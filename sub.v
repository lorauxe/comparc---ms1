==> flow/design.v <==
module subtraction(
elk,
opA, opB,
sel, res, z, c, v
);
input wire elk;
input wire [2:0] sel;
input wire [31:0] opA, opB;
output reg [31:0] res;
output reg z, c, v;
always @(posedge elk)
	begin: subtraction
		case (sel)
			3'b001:
				begin: subtraction
					reg [32:0] temp_res;  
					reg [31:0] temp_opB;  
					temp_opB = opB;
					temp_opB = ~(temp_opB);  
					temp_opB = temp_opB + 1'b1;  
					temp_res = opA + temp_opB;
					if (temp_res != 32'd0)  
						begin
						z = 1'b0;
						end
					else 
						begin
						z = 1'b1;
						end
					if (temp_res[32] == 1'b1)  
						begin
						c = 1'b1;
						end
					else
						begin
						c = 1'b0;
						end
					if (temp_res[31] == temp_opB[31])  
						begin					  
						v = 1'b1;
						end
					else
						begin
						 v = 1'b0;
						 end
				res = temp_res[31:0];
				end
		endcase
	end
endmodule
# Reports on subtraction
# Tool output for the design above, in the order of the flow.
# Lines are those of the file above, counted from 1.
# Cell names lack the library's common part.
# The mark - stands for no value.
# setup
top_module	subtraction
clk_port	elk
cell_library	sky130hd
corner	tt_025C_1v80

# Word level
# Source: Yosys, flattened and elaborated, memories not mapped. Widths are those after wreduce; folded enables and synchronous resets count as part of the registers. Registers that Yosys merges into a memory's read port (data or address) are not register bits. Print and check cells do not count. Equal cells are merged and count once.
# classes
addsub	2
equal	2
muxes	3
logic	1
reduce_logical	1
# ops
operator	count
adder 32 x 32 -> 33 bit	1
nonzero test 33 bit	1
adder 32 x 1 -> 32 bit (second input constant)	1
NOT 32 bit	1
== test 3 x 1 -> 1 bit (second input constant)	1
2-to-1 mux 1 bit	3
== test 1 bit	1
# word_totals
reg_bits	35
inputBits	68
output_inout_bits	35
wordCells	13

# Depth
# Longest topological path by Yosys (ltp), each cell counted once; first at word level (registers and memories cut), then after technology mapping (sequential cells cut; the memories' decode and read muxes count).
# logic_depth
ltp_word	5
ABC_AREA	0
ltp_mapped	20

# Mapped cells and area
# Source: synth_stat.txt of the flow (Yosys; design flattened, memories mapped). It holds for the ABC_AREA given above (unset counts as 0); a run with the other value may have another netlist.
# by_type
cell_type	count
edfxtp_1	35
ha_1	40
xnor2_1	35
a21oi_1	38
xor2_1	19
nor2_1	35
nand2_1	30
nor3_1	20
o21ai_0	20
nand4_1	9
a21o_1	7
nand3_1	9
o211ai_1	6
and4_1	5
o21a_1	5
o21bai_1	5
or3_1	6
nor4_1	5
# Not listed: further types 44, cells in them 89.
# mapped
mapped_cells	418
area_um2	3718.6
ffs	35

# Path before layout
# OpenSTA on the mapped netlist: ideal clock, no wires. The path of least setup slack (recovery checks aside). Input and output delay are each 20% of the period. Register names are those of the netlist, which keeps one name where synthesis merged equal registers.
# synth_path
path_type	input to register
startpoint	in opB[7]
endpoint	reg z
clock_period_ns	5.58
in_delay_ns	1.116
setup_time_ns	0.175
t_first_pin_ns	1.116
arrival_ns	5.447
path_slack_ns	-0.042
delay_ns	4.506
path_stages	15
n_path_buf	0
period_less_setup_slack_ns	5.622
# "delay_ns" = arrival - input delay + setup time.
# "path_stages" counts driving pins, that of a launching flip-flop among them; a cell with two outputs on the path counts twice.
# "period_less_setup_slack_ns" = period - worst setup slack (recovery checks aside). The figure is calculated, with input and output delays left at 20% of the set period.
# Between the ends stands the longest chain of elaborated cells between them, by number of cells; it is not shown to be the way that was timed. Of several equally long chains one is given.
# A line is the first line of the expression or statement that the cell stems from. Yosys adds cells for indexed reads and writes and turns some case tables into memories.
# synth_between
cell_sequence	or4_4 -> or3_4 -> or4_4 -> or3_4 -> or2_4 -> nor3b_2 -> xnor2_1 -> ha_1 -> or4_1 -> nor3_1 -> or4b_1 -> or4_1 -> nor4_1 -> nand4b_1 -> nor4bb_1
elab_chain_cells	5
cone_cells	5
lines_between	4
cone_classes	2 x add/sub; 1 x mux; 1 x logic; 1 x reduce/logical
# synth_rtl
item	line_no	source
start: declaration	8	input wire [31:0] opA, opB;
NOT 32 bit	19	temp_opB = ~(temp_opB);
adder 32 x 1 -> 32 bit	20	temp_opB = temp_opB + 1'b1;
adder 32 x 32 -> 33 bit	21	temp_res = opA + temp_opB;
nonzero test 33 bit	22	if (temp_res != 32'd0)
2-to-1 mux 1 bit	22
end: assignment	24	z = 1'b0;
end: assignment	28	z = 1'b1;
end: declaration	10	output reg z, c, v;

# Path in the finished layout
# Path of least setup slack in the final report of flow run 1 (OpenROAD, finished layout, wires in). Where an end is a register, its clock arrival counts in the times.
# layout_path
path_type	input to register
startpoint	in opB[8]
endpoint	reg z
clock_period_ns	3.64
in_delay_ns	0.73
setup_time_ns	0.18
t_first_pin_ns	0.73
arrival_ns	5.66
path_slack_ns	-1.93
path_stages	16
n_path_buf	1
# Between the ends stands the longest chain of elaborated cells between them, by number of cells; it is not shown to be the way that was timed. Of several equally long chains one is given.
# layout_between
cell_sequence	buf_6 -> or4_4 -> or3_4 -> or4_4 -> or3_4 -> or2_4 -> nor3b_4 -> xnor2_2 -> ha_2 -> or4_4 -> nor3_4 -> or4b_4 -> or4_4 -> nor4_4 -> nand4b_1 -> nor4bb_1
elab_chain_cells	5
cone_cells	5
lines_between	4
cone_classes	2 x add/sub; 1 x mux; 1 x logic; 1 x reduce/logical
# layout_rtl
item	line_no	source
start: declaration	8	input wire [31:0] opA, opB;
NOT 32 bit	19	temp_opB = ~(temp_opB);
adder 32 x 1 -> 32 bit	20	temp_opB = temp_opB + 1'b1;
adder 32 x 32 -> 33 bit	21	temp_res = opA + temp_opB;
nonzero test 33 bit	22	if (temp_res != 32'd0)
2-to-1 mux 1 bit	22
end: assignment	24	z = 1'b0;
end: assignment	28	z = 1'b1;
end: declaration	10	output reg z, c, v;

# subtraction through Yosys and OpenROAD on sky130hd: 2 stored runs, unordered, with their settings and measured results. The constraints put input and output delay at 20% of the set period each and load the outputs with 0.01 pF.
# "clock_period_reached_ns": clock period set for the run, less the worst setup slack. It is reckoned from that one timing run; input and output delays stay at 20% of the period that was set.
# "critical_path_time_ns" = time allowed to the worst setup path (clock period - input delay - output delay, where it has them) - its slack; a late launch clock adds to it, a late capture clock takes from it.
# "power.total_uw" rests on the timing tool's default activity at the inputs, not on a simulated workload.
# A setting shown as -- is not set for that run.
run	period_ns	CORE_UTILIZATION	SETUP_SLACK_MARGIN	PLACE_DENSITY_LB_ADDON	CORE_MARGIN	CELL_PAD_IN_SITES_GLOBAL_PLACEMENT	CELL_PAD_IN_SITES_DETAIL_PLACEMENT	ABC_AREA	GPL_TIMING_DRIVEN	SLEW_MARGIN	CAP_MARGIN	synth_area_um2	dieArea_um2	layout_stdcell_area_um2	finish.utilization_pct	setup_ws_ns	tns_ns	hold_worst_slack_ns	power.total_uw	clock_period_reached_ns	critical_path_time_ns	worst_path_kind
flow run 1	3.64	19	0.82	0.27	4	2	2	0	0	20	20	3718.6	21872.9	6977.9	36.8	-1.931	-20.053	0.865	2026	5.571	4.84	input to register
flow run 2	5.02	40	--	--	2	--	--	--	--	20	20	3718.6	10083.2	6622.6	72.7	-0.586	-0.793	1.341	1241	5.606	4.60	input to register
