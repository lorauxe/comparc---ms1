==> flow/design.v <==
module add(
elk,
opA, opB,
sel, res, z, c, v
);
input wire elk;
input wire [2:0] sel;
input wire signed [31:0] opA, opB;
output reg signed [31:0] res;
output reg z, c, v;
always @ (posedge elk)
begin
	case (sel)
		3'b000:
			begin
				res = opA + opB;
				if (res == 32'h00000000)
					z = 1'b1;
				else
					z = 1'b0;
				if (((opA[31]!=opB[31])&&res[31]==0)||((opA[31]==1&&opB[31]==1)&&res[31]==1))
					c = 1'b1;
				else
					c = 1'b0;
				if ((opA[31]==opB[31])&&(opA[31]!=res[31])&&(opB[31]!=res[31]))  
					v = 1'b1;
				else
					v = 1'b0;
			end
	endcase
end
endmodule
Step by step through the tools: add
What the tools print for add, step after step.
Line numbers count from 1 in the design file above.
Operators: Yosys type, input widths -> output width; for muxes data width and select width s.
Library cell names are shortened.
{ "inputs": {"design": "add", "clock": "elk", "lib": "sky130hd", "corner": "tt_025C_1v80"} }

Word-level counts
Source: Yosys, flattened and elaborated, memories not mapped. Widths are those after wreduce; folded enables and synchronous resets count as part of the registers. Registers that Yosys merges into a memory's read port (data or address) are not register bits. Print and check cells do not count. Equal cells are merged and count once.
{ "bits": {"regBits": 35, "in_bits": 68, "elab_cells": 21} }
{ "classes": {"add_sub_neg": 1, "n_eq": 4, "muxes": 3, "n_logic": 1, "reduce_and_logical": 8} }
{ "op_table": {"columns": ["operator", "n"], "rows": [
  ["$add 32x32->32", 1],
  ["$logic_not 32->1", 1],
  ["$logic_and 1x1->1", 5],
  ["$ne 1x1->1", 3],
  ["$logic_not 3->1", 1],
  ["$mux 1", 3],
  ["$eq 1x1->1", 1],
  ["$logic_or 1x1->1", 1],
  ["$not 1->1", 1]
]} }

Longest topological paths
Depth = most cells in a row (Yosys ltp): at word level without a register or memory, in the mapped netlist without a sequential cell, where the memories' decode and read muxes count.
{ "logic_depth": {"depth_word": 5, "ABC_AREA": 0, "depth_mapped": 12} }

Netlist
Source: synth_stat.txt of the flow (Yosys; design flattened, memories mapped). It holds for the ABC_AREA given above (unset counts as 0); a run with the other value may have another netlist.
{ "types": {"columns": ["cell_type", "n"], "rows": [
  ["edfxtp_1", 35],
  ["ha_1", 32],
  ["xnor2_1", 16],
  ["a21oi_1", 24],
  ["a21o_1", 13],
  ["xor2_1", 9],
  ["o21ai_0", 14],
  ["nand2_1", 17],
  ["and3_1", 9],
  ["nor2_1", 14],
  ["nand3_1", 10],
  ["nand2b_1", 7],
  ["nor3_1", 8],
  ["a211oi_1", 5],
  ["clkbuf_1", 9],
  ["nand4_1", 5],
  ["o211ai_1", 4],
  ["o21a_1", 4]
]} }
Other cell types: 36; their cells: 71.
{ "mapped": {"mapped_cells": 306, "synth_area_um2": 3010.4, "sequential_area_um2": 1051.0, "flip_flops": 35} }

Timing after synthesis
Source: OpenSTA report_checks on the synthesized netlist (no wires, ideal clock, input and output delay 20% of the period each), path of least setup slack; recovery checks are left aside. Register names are those of the netlist, which keeps one name where synthesis merged equal registers.
{ "synth_path": {"kind": "in2reg", "startpoint": "input sel[1]", "endpoint": "register c", "tclk_ns": 4.85, "input_delay_ns": 0.970, "setup_ns": 0.471, "arrival_ns": 3.455, "t_required_ns": 4.379, "slack_ns": 0.924, "path_delay_ns": 2.956, "driving_pins": 1, "path_buffers": 0, "synth_period_reached_ns": 3.926} }
"path_delay_ns" is the arrival time less input delay plus setup time.
"driving_pins" counts driving pins, that of a launching flip-flop among them; a cell with two outputs on the path counts twice.
"synth_period_reached_ns" = period - worst setup slack (recovery checks aside). The figure is calculated, with input and output delays left at 20% of the set period.
Between the ends stands the longest chain of elaborated cells between them, by number of cells; it is not shown to be the way that was timed. Of several equally long chains one is given.
Each line given opens the expression or statement behind the cell; cells for indexed reads and writes are added by Yosys, which also makes memories of some case tables.
{ "synth_between": {"cell_sequence": "nor3_1", "elab_chain_cells": 1, "cells_between": 1, "lines_between": 1, "cone_classes": "reduce/logical: 1"} }
{ "synth_rtl": {"columns": ["item", "line_no", "rtl"], "rows": [
  ["start: declaration", 7, "input wire [2:0] sel;"],
  ["$logic_not 3->1", 13, "case (sel)"],
  ["end: assignment", 22, "c = 1'b1;"],
  ["end: assignment", 24, "c = 1'b0;"],
  ["end: declaration", 10, "output reg z, c, v;"]
]} }

Timing after layout
From the final timing report of record 1: the path of least setup slack in the routed layout; clock arrival at registers is part of the times.
{ "layout_path": {"kind": "in2reg", "startpoint": "input opB[2]", "endpoint": "register z", "tclk_ns": 3.59, "input_delay_ns": 0.72, "setup_ns": 0.17, "arrival_ns": 3.84, "t_required_ns": 3.71, "slack_ns": -0.13, "driving_pins": 11, "path_buffers": 2} }
Between the ends stands the longest chain of elaborated cells between them, by number of cells; it is not shown to be the way that was timed. Of several equally long chains one is given.
{ "layout_between": {"cell_sequence": "dlygate4sd2_1 > ha_4 > buf_4 > xor2_2 > or3_4 > nor3_2 > or4b_4 > or4b_4 > nor4_4 > nand4_1 > nor4_2", "elab_chain_cells": 3, "cells_between": 3, "lines_between": 2, "cone_classes": "add/sub: 1; mux: 1; reduce/logical: 1"} }
{ "layout_rtl": {"columns": ["item", "line_no", "rtl"], "rows": [
  ["start: declaration", 8, "input wire signed [31:0] opA, opB;"],
  ["$add 32x32->32", 16, "res = opA + opB;"],
  ["$logic_not 32->1", 17, "if (res == 32'h00000000)"],
  ["$mux 1", 17, null],
  ["end: assignment", 18, "z = 1'b1;"],
  ["end: assignment", 20, "z = 1'b0;"],
  ["end: declaration", 10, "output reg z, c, v;"]
]} }

Record of 2 stored runs of the RTL-to-layout flow on add, platform sky130hd. The runs are unordered. Constraints: input delay and output delay 20% of the set period each, output load 0.01 pF.
"time on the worst setup path" is the time allowed to the run's worst setup path (the clock period less input and output delay, where it has them) less its slack. Clock arrival times count: a late capture clock shortens it, a late launch clock lengthens it.
"total power after layout" rests on the timing tool's default activity at the inputs, not on a simulated workload.

==> record 1: settings <==
{ "period_ns": 3.59, "CORE_UTILIZATION": 50, "SETUP_SLACK_MARGIN": 0.04, "PLACE_DENSITY_LB_ADDON": 0.01, "TNS_END_PERCENT": 90, "CAP_MARGIN": 10, "MIN_ROUTING_LAYER": "met1", "CORE_MARGIN": 2, "SLEW_MARGIN": 20 }
==> record 1: results <==
utilization of the finished layout: 85.5 %
standard-cell area after layout: 5,032.3 um^2
time on the worst setup path: 3.00 ns
worst path kind: in2reg
final worst hold slack: 0.728 ns
total power after layout: 1.658 mW
lowest setup slack: -0.130 ns
setup total negative slack: -0.130 ns
full die area: 6,657.7 um^2
chip area in the Yosys report: 3,010.4 um^2

==> record 2: settings <==
{ "period_ns": 7.62, "CORE_UTILIZATION": 29, "SETUP_SLACK_MARGIN": -0.38, "PLACE_DENSITY_LB_ADDON": 0.02, "CORE_MARGIN": 5, "ABC_AREA": 0, "GPL_TIMING_DRIVEN": 0, "CAP_MARGIN": 15, "MIN_ROUTING_LAYER": "met2", "MAX_ROUTING_LAYER": "met4", "SLEW_MARGIN": 20 }
==> record 2: results <==
chip area in the Yosys report: 3,010.4 um^2
time on the worst setup path: 3.53 ns
worst path kind: in2reg
lowest setup slack: 2.570 ns
setup total negative slack: 0.000 ns
total power after layout: 0.6325 mW
utilization of the finished layout: 42.2 %
full die area: 12,518.3 um^2
final worst hold slack: 1.966 ns
standard-cell area after layout: 4,321.6 um^2
