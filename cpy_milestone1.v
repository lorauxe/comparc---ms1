==> flow/design.v <==
module cpy_milestone1(
elk,
opA, opB,
sel, res, z, c, v
);
input wire elk;
input wire [2:0] sel;
input wire [31:0] opA, opB;
output reg [31:0] res;
output reg z, c, v;
always @ (posedge elk)
begin: cpy_milestone1
	case (sel)
	3'b010: 
		begin
			res = opA & opB;
			if (res != 32'd0)
				begin
				z = 1'b0;
				end			
			else
				begin
				z = 1'b1;
				end
			c = 1'b0;
			v = 1'b0;
		end 
	3'b011:
		begin
			res = opA | opB;
			if (res != 32'd0)
				begin
				z = 1'b0;
				end			
			else
				begin
				z = 1'b1;
				end
			c = 1'b0;
			v = 1'b0;
		end
	3'b100:
		begin
			res = ~opA;
			if (res != 32'd0)
				begin
				z = 1'b0;
				end			
			else
				begin
				z = 1'b1;
				end
			c = 1'b0;
			v = 1'b0;
		end
	endcase
end
endmodule
From RTL to reports: cpy_milestone1
Tool output for the design above, in the order of the flow.
Lines are those of the file above, counted from 1.
Cell names lack the library's common part.
A cell with n/a has no value.

inputs
  design top = cpy_milestone1
  clock = elk
  library = sky130hd
  corner = tt_025C_1v80

Word-level counts
Source: Yosys, flattened and elaborated, memories not mapped. Widths are those after wreduce. Registers that Yosys merges into a memory's read port (data or address) are not register bits. Print and check cells do not count. Equal cells are merged and count once.

storage and ports
  output and inout bits = 35
  word-level cells = 17
  register bits = 33

cells by class
  multiplexer cells = 5
  equal/unequal tests = 3
  reductions and logical operators = 4
  bitwise gates (word level) = 3

operators with widths
  kind                                                              count
  32-bit nonzero test                                               3
  32-bit case mux with 3-bit select                                 1
  32-bit AND                                                        1
  32-bit bitwise OR                                                 1
  32-bit NOT                                                        1
  3-bit by 2-bit == test with 1-bit output (second input constant)  2
  3-bit == test (second input constant)                             1
  3-bit nonzero test                                                1
  1-bit case mux with 3-bit select                                  1
  1-bit 2-to-1 mux                                                  3

Logic depth
Longest topological path by Yosys (ltp), each cell counted once; first at word level (registers and memories cut), then after technology mapping (sequential cells cut; the memories' decode and read muxes count).

depth
  depth after elaboration = 4
  ABC_AREA = 0
  depth in mapped cells = 6

Synthesis result
Yosys stat after the flow's synthesis: flattened, memories mapped to cells. It holds for the ABC_AREA given above (unset counts as 0); a run with the other value may have another netlist.

cells by type
  cell type  count
  edfxtp_1   33
  o221ai_1   32
  nand2_1    59
  o21ai_0    29
  nand4_1    22
  nor2_1     34
  clkbuf_1   13
  nor4_1     7
  nand2_2    5
  o21ai_1    5
  nand2_4    2
  or3_1      3
  and4_1     2
  buf_4      2
  or4_1      1
  nand2b_1   1
  nor2b_1    1
  buf_2      1

Other cell types: 2; their cells: 2.

mapped netlist
  mapped area = 2,158.3 um^2
  area of sequential cells = 991.0 um^2
  standard cells after synthesis = 254
  mapped flip-flops = 33

Worst setup path after synthesis
OpenSTA on the mapped netlist: ideal clock, no wires. The path of least setup slack (recovery checks aside). Input and output delay are each 20% of the period. Register names are those of the netlist, which keeps one name where synthesis merged equal registers.

timing after synthesis
  kind = input to register
  start = input sel[1]
  end = register res[0]
  clock period = 4.83 ns
  setup slack = 0.765 ns
  library setup time = 0.469 ns
  stages = 3
  path delay = 3.099 ns
  input delay = 0.966 ns
  arrival = 3.596 ns
  synthesis period reached = 4.065 ns

"path delay" is the arrival time less input delay plus setup time.
"stages" counts driving pins, that of a launching flip-flop among them; a cell with two outputs on the path counts twice.
"synthesis period reached" = period - worst setup slack (recovery checks aside). The figure is calculated, with input and output delays left at 20% of the set period.
Between the ends stands the longest chain of elaborated cells between them, by number of cells; it is not shown to be the way that was timed. Of several equally long chains one is given.
Each line given opens the expression or statement behind the cell; cells for indexed reads and writes are added by Yosys, which also makes memories of some case tables.
At most two assigning lines are given for a register; there are more.
The path ends at the enable pin of a flip-flop; only ways to that pin are counted.

on the way, after synthesis
  path through = clkbuf_1 inv_2 o21ai_0
  cells in the longest elaborated chain = 2
  elaborated cells between the ends (all ways) = 4
  source lines of those cells = 1
  those cells by class = eq/ne: 3; reduce/logical: 1

RTL lines, path after synthesis
  element             RTL line  text
  start, declared     7         input wire [2:0] sel;
  3-bit == test       13        case (sel)
  3-bit nonzero test  n/a
  end, assigned       16        res = opA & opB;
  end, assigned       30        res = opA | opB;
  end, declared       9         output reg [31:0] res;

Path in the finished layout
From the final timing report of flow run 1: the path of least setup slack in the routed layout; clock arrival at registers is part of the times.

timing post-layout
  kind = input to register
  start = input sel[2]
  end = register res[30]
  library setup time = 0.29 ns
  arrival = 3.60 ns
  input delay = 1.24 ns
  setup slack = 2.61 ns
  stages = 7
  clock period = 6.22 ns

Between the ends stands the longest chain of elaborated cells between them, by number of cells; it is not shown to be the way that was timed. Of several equally long chains one is given.
At most two assigning lines are given for a register; there are more.
The path ends at the enable pin of a flip-flop; only ways to that pin are counted.

on the way, post-layout
  path through = clkdlybuf4s50_1 nor2b_2 buf_4 nand2_2 o21ai_4 buf_8 buf_8
  cells in the longest elaborated chain = 2
  elaborated cells between the ends (all ways) = 4
  source lines of those cells = 1
  those cells by class = eq/ne: 3; reduce/logical: 1

RTL lines, path post-layout
  element             RTL line  text
  start, declared     7         input wire [2:0] sel;
  3-bit == test       13        case (sel)
  3-bit nonzero test  n/a
  end, assigned       16        res = opA & opB;
  end, assigned       30        res = opA | opB;
  end, declared       9         output reg [31:0] res;

Add stored flow runs of cpy_milestone1

Settings and measured results of 2 stored flow runs for module cpy_milestone1 (sky130hd), not sorted in any way. The constraints put input and output delay at 20% of the set period each and load the outputs with 0.01 pF.
"period reached" is the run's clock period less its worst setup slack. It is reckoned from that one timing run; input and output delays stay at 20% of the period that was set.
"power": no workload was simulated; the value follows from the tool's default switching activity.
Among the settings, -- means not set for that run.

setting or result                   flow run 1  flow run 2
period_ns                           6.22        4.98
CORE_UTILIZATION                    15          40
PLACE_DENSITY_LB_ADDON              0.15        --
CORE_MARGIN                         10          2
CELL_PAD_IN_SITES_GLOBAL_PLACEMENT  1           --
CELL_PAD_IN_SITES_DETAIL_PLACEMENT  1           --
TNS_END_PERCENT                     40          --
CTS_CLUSTER_SIZE                    64          --
SLEW_MARGIN                         35          20
CAP_MARGIN                          20          20
power (mW)                          0.7279      0.7839
final worst hold slack (ns)         1.761       1.482
utilization (%)                     25.2        63.7
period reached (ns)                 3.609       3.176
synthesis area (um^2)               2,158.3     2,158.3
summed negative setup slack (ns)    0.000       0.000
die area (um^2)                     19,587.4    5,999.3
setup slack of the worst path (ns)  2.611       1.804
